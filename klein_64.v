==> flow/design.v <==
module  klein_64  ( start , inp , key , ck , ready , out ) ;
input   start ;
input   [0:7]  inp ;   
input   [0:7]  key ;   
input   ck ;  
output  ready ;
output  [0:7]  out ;   
wire    round0 ;
wire    [0:3]  round ;
wire    [0:7]  rout;
wire    [0:3]  sels;
wire    [0:3]  selk;
klein_control  u_control  (
  .start   ( start   ) ,
  .ck      ( ck      ) ,
  .round0  ( round0  ) ,
  .round   ( round   ) ,
  .ready   ( ready   ) ,
  .sels    ( sels    ) ,
  .selk    ( selk    ) 
) ;
klein_comb  u_comb  (
  .inp     ( inp    ), 
  .key     ( key    ), 
  .round0  ( round0 ), 
  .ck      ( ck     ) ,
  .round   ( round  ),
  .sels    ( sels   ),
  .selk    ( selk   ), 
  .out     ( rout   )
) ;
assign  out  =  rout ;
endmodule
module  klein_comb  ( inp, key, round0, round, sels, selk, out, ck ) ;
input   [0:7]   inp ;   
input   [0:7]   key ;
input   [0:3]   sels;
input   [0:3]   selk;
input           round0;
input   [0:3]   round;
input   ck;
output  [0:7]   out;
reg     [0:12*8-1]   state ;
reg     [0:8*8-1]    keys;
wire    [0:12*8-1]   nstate ;
wire    [0:8*8-1]    nkeys;
wire    [0:3]        sbin1;
wire    [0:3]        sbin2;
wire    [0:3]        sbin3;
wire    [0:3]        sbin4;
wire    [0:3]        sbout3;
wire    [0:3]        sbout4;
wire    [0:7]        r9in;
wire    [0:7]        r9out;
wire    [0:7]        r10in;
wire    [0:7]        r11in;
wire    [0:7]        r0temp;
wire    [0:7]        k0temp;
assign sbin1= sels[0] ? state[56:59]  : state[0:3];
assign sbin2= sels[0] ? state[60:63]  : state[4:7];
sbox  sb1( .a(sbin1) , .y(nstate[8:11]));
sbox  sb2( .a(sbin2) , .y(nstate[12:15]));
assign r0temp = round0 ? inp : state[88:95];
assign nstate[0:7]  = r0temp ^ nkeys[0:7];
assign nstate[16:47]= state[8:39]; 
assign nstate[48:55]= sels[0] ? state[0:7] : state[56:63];
assign nstate[56:63] = state[48:55];
assign nstate[64:71]  =  { state[9:15] , 1'b0 }  ^  { 3'b000 , state[8] , state[8] , 1'b0 , state[8] , state[8] } ; 
assign r9in=sels[1] ? state[40:47] : state[8:15];
assign r9out  =  r9in  ^  { r9in[1:7] , 1'b0 }  ^  { 3'b000 , r9in[0] , r9in[0] , 1'b0 , r9in[0] , r9in[0] } ; 
assign nstate[72:79]= r9out ^ state[64:71];
assign r10in= sels[2] ? state[40:47] : state[8:15];
assign nstate[80:87]=state[72:79]^r10in;
assign r11in= sels[3] ? state[40:47] : state[8:15];
assign nstate[88:95]= state[80:87]^r11in;
always  @ ( posedge ck )  state  <=  nstate ;
assign sbin3= keys[32:35];
assign sbin4= keys[36:39];
sbox sb3(.a(sbin3), .y(sbout3));
sbox sb4(.a(sbin4), .y(sbout4));
assign k0temp =  round0 ? key : (selk[0] ? (selk[1] ? keys[56:63] : keys[48:55] ): (selk[1] ? keys[24:31] :keys[16:23]));
assign nkeys[0:7]=selk[2] ? ({4'b0 , round} ^ k0temp) : k0temp;
assign nkeys[8:23]= keys[0:15];
assign nkeys[24:31]= (selk[0:1]==0) ? keys[24:31] : keys[16:23];
assign nkeys[32:39]= round0 ? (key ^ keys[24:31]) : (selk[0] ? (nkeys[0:7]^keys[24:31]) : keys[56:63] );
assign nkeys[40:47] = selk[3] ? {sbout3, sbout4} : keys[32:39];
assign nkeys[48:55]= keys[40:47];
assign nkeys[56:63]= (selk[0:1] == 2'b10) ? keys[56:63] : keys[48:55];
always  @ ( posedge ck )  keys  <=  nkeys ;
assign out=nstate[0:7];  
endmodule
module  klein_control  ( start , ck , round0 ,  round , ready, sels, selk ) ;
input   start ;
input   ck ;  
output  round0 ;   
output  [0:3] round;
output  ready ;
output   [0:3]   sels;
output   [0:3]   selk;
reg     [0:3]  round_ps;
wire    [0:3]  round_ns;
reg     [2:0]  cnt_ps ;   
wire    [2:0]  cnt_ns ;   
reg            ready ;    
wire 		   round12;
reg     [0:7] intsel;
assign  cnt_ns  =  start  ?  0  :  cnt_ps + 1 ;
always  @ ( posedge ck )  cnt_ps  <=  cnt_ns ;
assign  round_ns    =  start ? 0 : ( (cnt_ps==7) ? round_ps+1 : round_ps) ;
always  @ ( posedge ck  )  round_ps  <=  round_ns ;
assign  round0   =  ( round_ps == 0 ) ;
assign  round12  =  ( round_ps == 12 ) ;
assign  round  =  round_ps;
always  @ ( posedge ck )  ready  <=  round12 ;
always  @ ( * )
  case  ( cnt_ps )
    4'h0  :  intsel  =  { 4'b0111 , 4'b0000 } ; 
    4'h1  :  intsel  =  { 4'b1011 , 4'b0000 } ; 
    4'h2  :  intsel  =  { 4'b1001 , 4'b0010 } ; 
    4'h3  :  intsel  =  { 4'b0000 , 4'b0101 } ; 
    4'h4  :  intsel  =  { 4'b0111 , 4'b1001 } ;
    4'h5  :  intsel  =  { 4'b0011 , 4'b1000 } ; 
    4'h6  :  intsel  =  { 4'b0001 , 4'b1000 } ; 
    4'h7  :  intsel  =  { 4'b0000 , 4'b1100 } ; 
  endcase  
assign sels= intsel[0:3]; 
assign selk= intsel[4:7]; 
endmodule
module  sbox  ( a , y ) ;
input   [0:3]  a ;   
output  [0:3]  y ;   
reg     [0:3]  y ;   
function [0:3] S;
input [0:3] x;
case ( x )
  4'h0  :  S  =  4'h7 ; 
  4'h1  :  S  =  4'h4 ; 
  4'h2  :  S  =  4'hA ; 
  4'h3  :  S  =  4'h9 ; 
  4'h4  :  S  =  4'h1 ;
  4'h5  :  S  =  4'hF ; 
  4'h6  :  S  =  4'hB ; 
  4'h7  :  S  =  4'h0 ; 
  4'h8  :  S  =  4'hC ; 
  4'h9  :  S  =  4'h3 ; 
  4'hA  :  S  =  4'h2 ; 
  4'hB  :  S  =  4'h6 ; 
  4'hC  :  S  =  4'h8 ; 
  4'hD  :  S  =  4'hE ; 
  4'hE  :  S  =  4'hD ; 
  4'hF  :  S  =  4'h5 ;
endcase
endfunction
always  @ ( * )
  y = S(a);
endmodule
# Tool chain data of klein_64
# Tool output for the design above, in the order of the flow.
# Line numbers count from 1 in the design file above.
# Operators carry their Yosys type and port widths (W data, S select, Z words).
# The mark n/a stands for no value.
dict set report inputs {
  top {klein_64}
  clk_port {ck}
  lib {sky130hd}
  lib_corner {tt_025C_1v80}
}

# Word-level counts
# Counts by Yosys on the flattened word-level netlist (proc, flatten, opt, wreduce; memories kept). Print and check cells are left out. Cells with the same type and inputs are merged into one.
# Memory sizes are those after Yosys's memory passes, which may raise the word count (mostly to a power of two), join words into wider ones and drop unused or constant bits.
dict set report classes {
  bitwise 10
  muxes 16
  addsub 2
  n_eq 3
  reduce_logical 2
}
# cell count
set ops {}
lappend ops {{$mux W8} 13}
lappend ops {{$xor A8 B8 Y8} 7}
lappend ops {{$xor A8 B5 Y8} 2}
lappend ops {{$xor A4 B8 Y8} 1}
lappend ops {{$mux W4} 2}
lappend ops {{$add A4 B1 Y4 const B} 1}
lappend ops {{$eq A4 B4 Y1 const B} 1}
lappend ops {{$logic_not A4 Y1} 1}
lappend ops {{$add A3 B1 Y3 const B} 1}
lappend ops {{$eq A3 B3 Y1 const B} 1}
lappend ops {{$mux W3} 1}
lappend ops {{$eq A2 B2 Y1 const B} 1}
lappend ops {{$logic_not A2 Y1} 1}
dict set report bits {
  romBits 320
  clocked_rd_ports_x_width 24
  wordCells 45
  mem_count 5
  inputBits 18
  register_bits 168
}
# memory size word_bits read_ports wr line
set mem_list {}
lappend mem_list {{(no name shown)} 16 4 1 0 135} ;# case ( x )
lappend mem_list {{(no name shown)} 16 4 1 0 135}
lappend mem_list {{(no name shown)} 16 4 1 0 135}
lappend mem_list {{(no name shown)} 16 4 1 0 135}
lappend mem_list {{(no name shown)} 8 8 1 0 116} ;# case  ( cnt_ps )

# Longest topological paths
# Depth = most cells in a row (Yosys ltp): at word level without a register or memory, in the mapped netlist without a sequential cell, where the memories' decode and read muxes count.
dict set report logic_depth {
  depth_word 8
  abc_area 0
  depth_mapped 14
  mapped_depth_nobuf 13
}

# Netlist
# Source: synth_stat.txt of the flow (Yosys; design flattened, memories mapped). It holds for the ABC_AREA given above (unset counts as 0); a run with the other value may have another netlist.
# The area totals of this step are shown rounded.
# cell count type_area_um2
set types {}
lappend types {sky130_fd_sc_hd__dfxtp_1 163 3263.13}
lappend types {sky130_fd_sc_hd__edfxtp_1 16 480.461}
lappend types {sky130_fd_sc_hd__mux2i_1 48 480.461}
lappend types {sky130_fd_sc_hd__xnor2_1 53 464.195}
lappend types {sky130_fd_sc_hd__ha_1 24 300.288}
lappend types {sky130_fd_sc_hd__mux2_2 22 247.738}
lappend types {sky130_fd_sc_hd__xor2_1 16 140.134}
lappend types {sky130_fd_sc_hd__mux4_2 6 135.13}
lappend types {sky130_fd_sc_hd__nor2_1 31 116.362}
lappend types {sky130_fd_sc_hd__nand2_1 28 105.101}
lappend types {sky130_fd_sc_hd__inv_1 22 82.579}
lappend types {sky130_fd_sc_hd__o21ai_0 13 65.062}
lappend types {sky130_fd_sc_hd__buf_4 8 60.058}
lappend types {sky130_fd_sc_hd__a31oi_1 9 56.304}
lappend types {sky130_fd_sc_hd__mux4_1 2 52.55}
lappend types {sky130_fd_sc_hd__clkbuf_1 13 48.797}
lappend types {sky130_fd_sc_hd__a211oi_1 6 45.043}
lappend types {sky130_fd_sc_hd__a21oi_1 8 40.038}
# Other cell types: 32; their cells: 57.
dict set report synth_totals {
  stdcells 545
  ff_cells 179
  mapped_area_um2 6600
  buf_cells 30
}
# By module: a second synthesis without flattening, with its own total; a netlist apart from the flattened one above.
dict set report unflattened {
  cells_unflattened 533
  area_unflattened_um2 6600
}
# Rows give one instance, submodules left out.
# mod area_um2 cells mod_seq_area_um2 instances
set by_module {}
lappend by_module {klein_comb 5100 378 3300 1}
lappend by_module {sbox 220 25 0.0 4}
lappend by_module {klein_control 620 55 320 1}
lappend by_module {klein_64 0.0 0 0.0 1}

# Worst setup path after synthesis
# Path of least setup slack by OpenSTA after synthesis, without wires, with an ideal clock, recovery checks aside; 20% of the period is set as input and as output delay. Where synthesis merged equal registers, the netlist keeps one of their names.
dict set report synth_timing {
  path_kind {flip-flop to flip-flop}
  startpoint {register u_control.round_ps[3]}
  endpoint {register (name not given)}
  path_delay_ps 2763
  stages 12
  arrival_time_ps 2677
  setup_slack_ps -202
  period_ps 2560
  required_ps 2474
  synth_period_reached_ps 2762
}
# "path_delay_ps" is the arrival time less input delay plus setup time.
# "stages": output pins that drive a net of the path, with the launching flip-flop's if there is one; two outputs of one cell count as two.
# "synth_period_reached_ps" is the clock period less the worst setup slack; recovery checks do not enter. This is arithmetic on one report: input and output delays are still those of the set period (20% each).
# The rows between start and end are the longest chain of elaborated cells between them; the timing report does not say that the signal goes this way. Where chains are equally long, one stands for them.
# A line is the first line of the expression or statement that the cell stems from. Yosys adds cells for indexed reads and writes and turns some case tables into memories.
dict set report synth_between {
  path_cell_list {sky130_fd_sc_hd__dfxtp_1 sky130_fd_sc_hd__inv_1 sky130_fd_sc_hd__ha_1 sky130_fd_sc_hd__or3b_1 sky130_fd_sc_hd__buf_2 sky130_fd_sc_hd__buf_2 sky130_fd_sc_hd__buf_2 sky130_fd_sc_hd__o21ai_0 sky130_fd_sc_hd__inv_1 sky130_fd_sc_hd__ha_1 sky130_fd_sc_hd__mux2_2 sky130_fd_sc_hd__a211oi_1}
  elab_chain_cells 7
  cone_cells 7
  lines_between 4
  cone_classes {mux (4); logic (2); reduce/logical (1)}
}
# element line
set synth_lines {}
lappend synth_lines {{start, declared} 100} ;# reg     [0:3]  round_ps;
lappend synth_lines {{start, assigned} 110} ;# always  @ ( posedge ck  )  round_ps  <=  round_ns ;
lappend synth_lines {{$logic_not A4 Y1} 111} ;# assign  round0   =  ( round_ps == 0 ) ;
lappend synth_lines {{$mux W8} 81} ;# assign k0temp =  round0 ? key : (selk[0] ? (selk[1] ? keys[56:63] : keys[48:55] ): (selk[1] ? keys[24:31] :key ...
lappend synth_lines {{$xor A4 B8 Y8} 82} ;# assign nkeys[0:7]=selk[2] ? ({4'b0 , round} ^ k0temp) : k0temp;
lappend synth_lines {{$mux W8} 82}
lappend synth_lines {{$xor A8 B8 Y8} 85} ;# assign nkeys[32:39]= round0 ? (key ^ keys[24:31]) : (selk[0] ? (nkeys[0:7]^keys[24:31]) : keys[56:63] );
lappend synth_lines {{$mux W8 x2} 85}

# Path in the finished layout
# From the final timing report of flow run 1: the path of least setup slack in the routed layout; clock arrival at registers is part of the times.
# The path's times are printed in steps of 10 ps; the period is the one set.
dict set report layout_timing {
  path_kind {flip-flop to output port}
  startpoint {register u_control.round_ps[3]}
  endpoint {output out[6]}
  output_delay_ps 890
  arrival_time_ps 3160
  stages 8
  period_ps 4450
  required_ps 3560
  setup_slack_ps 400
}
# The rows between start and end are the longest chain of elaborated cells between them; the timing report does not say that the signal goes this way. Where chains are equally long, one stands for them.
dict set report layout_between {
  path_cell_list {sky130_fd_sc_hd__dfxtp_1 sky130_fd_sc_hd__inv_1 sky130_fd_sc_hd__ha_1 sky130_fd_sc_hd__or3b_1 sky130_fd_sc_hd__mux2i_1 sky130_fd_sc_hd__xor2_1 sky130_fd_sc_hd__xnor2_1 sky130_fd_sc_hd__clkdlybuf4s50_1}
  elab_chain_cells 5
  cone_cells 6
  lines_between 5
  cone_classes {mux (3); logic (2); reduce/logical (1)}
}
# element line
set layout_lines {}
lappend layout_lines {{start, declared} 100} ;# reg     [0:3]  round_ps;
lappend layout_lines {{start, assigned} 110} ;# always  @ ( posedge ck  )  round_ps  <=  round_ns ;
lappend layout_lines {{$logic_not A4 Y1} 111} ;# assign  round0   =  ( round_ps == 0 ) ;
lappend layout_lines {{$mux W8} 81} ;# assign k0temp =  round0 ? key : (selk[0] ? (selk[1] ? keys[56:63] : keys[48:55] ): (selk[1] ? keys[24:31] :key ...
lappend layout_lines {{$xor A4 B8 Y8} 82} ;# assign nkeys[0:7]=selk[2] ? ({4'b0 , round} ^ k0temp) : k0temp;
lappend layout_lines {{$mux W8} 82}
lappend layout_lines {{$xor A8 B8 Y8} 64} ;# assign nstate[0:7]  = r0temp ^ nkeys[0:7];
lappend layout_lines {{end, declared} 7} ;# output  [0:7]  out ;

; Flow measurements of klein_64 on sky130hd: 2 stored runs with different settings, listed in no order. Input and output delays are each 20% of the period that was set; the output load is 0.01 pF.
; "achieved_period_ps": clock period set for the run, less the worst setup slack. It is reckoned from that one timing run; input and output delays stay at 20% of the period that was set.
; By "worst_setup_path_time_ps" is meant the share of the clock period that the worst setup path is allowed (20% is reserved at inputs, 20% at outputs), minus its slack. Clock arrival times at its registers enter into it.
; By "design_power_mw" is meant OpenSTA's value without simulated activity: inputs other than the clock are taken to toggle once in ten clock periods, and the tool carries that through the logic.
; "worst_setup_path_time_ps" is known to 10 ps.
; The measured numbers are rounded.

[flow run 1: settings]
period_ns = 4.45
CORE_UTILIZATION = 24
SETUP_SLACK_MARGIN = -0.22
PLACE_DENSITY_LB_ADDON = 0.25
CELL_PAD_IN_SITES_DETAIL_PLACEMENT = 2
CTS_CLUSTER_SIZE = 94
MIN_ROUTING_LAYER = met1
CAP_MARGIN = 20
CORE_MARGIN = 2
SLEW_MARGIN = 20
[flow run 1: results]
finish.stdcell_area_um2 = 7800
setup_tns_ps = 0
yosys_chip_area_um2 = 6600
ws_hold_ps = 330
fin_util_pct = 29
design_power_mw = 4.9
worst_setup_path_time_ps = 3160
critical_path_kind = flip-flop to output port
achieved_period_ps = 4046
die_um2 = 29000
ws_setup_ps = 400

[flow run 2: settings]
period_ns = 2.14
CORE_UTILIZATION = 34
CELL_PAD_IN_SITES_DETAIL_PLACEMENT = 2
GPL_TIMING_DRIVEN = 0
GPL_ROUTABILITY_DRIVEN = 1
CTS_CLUSTER_DIAMETER = 217
SLEW_MARGIN = 15
MIN_ROUTING_LAYER = met1
CAP_MARGIN = 20
CORE_MARGIN = 2
[flow run 2: results]
finish.stdcell_area_um2 = 8900
setup_tns_ps = -11000
yosys_chip_area_um2 = 6600
ws_hold_ps = 330
fin_util_pct = 47
design_power_mw = 11
worst_setup_path_time_ps = 2950
critical_path_kind = flip-flop to flip-flop
achieved_period_ps = 2952
die_um2 = 21000
ws_setup_ps = -810
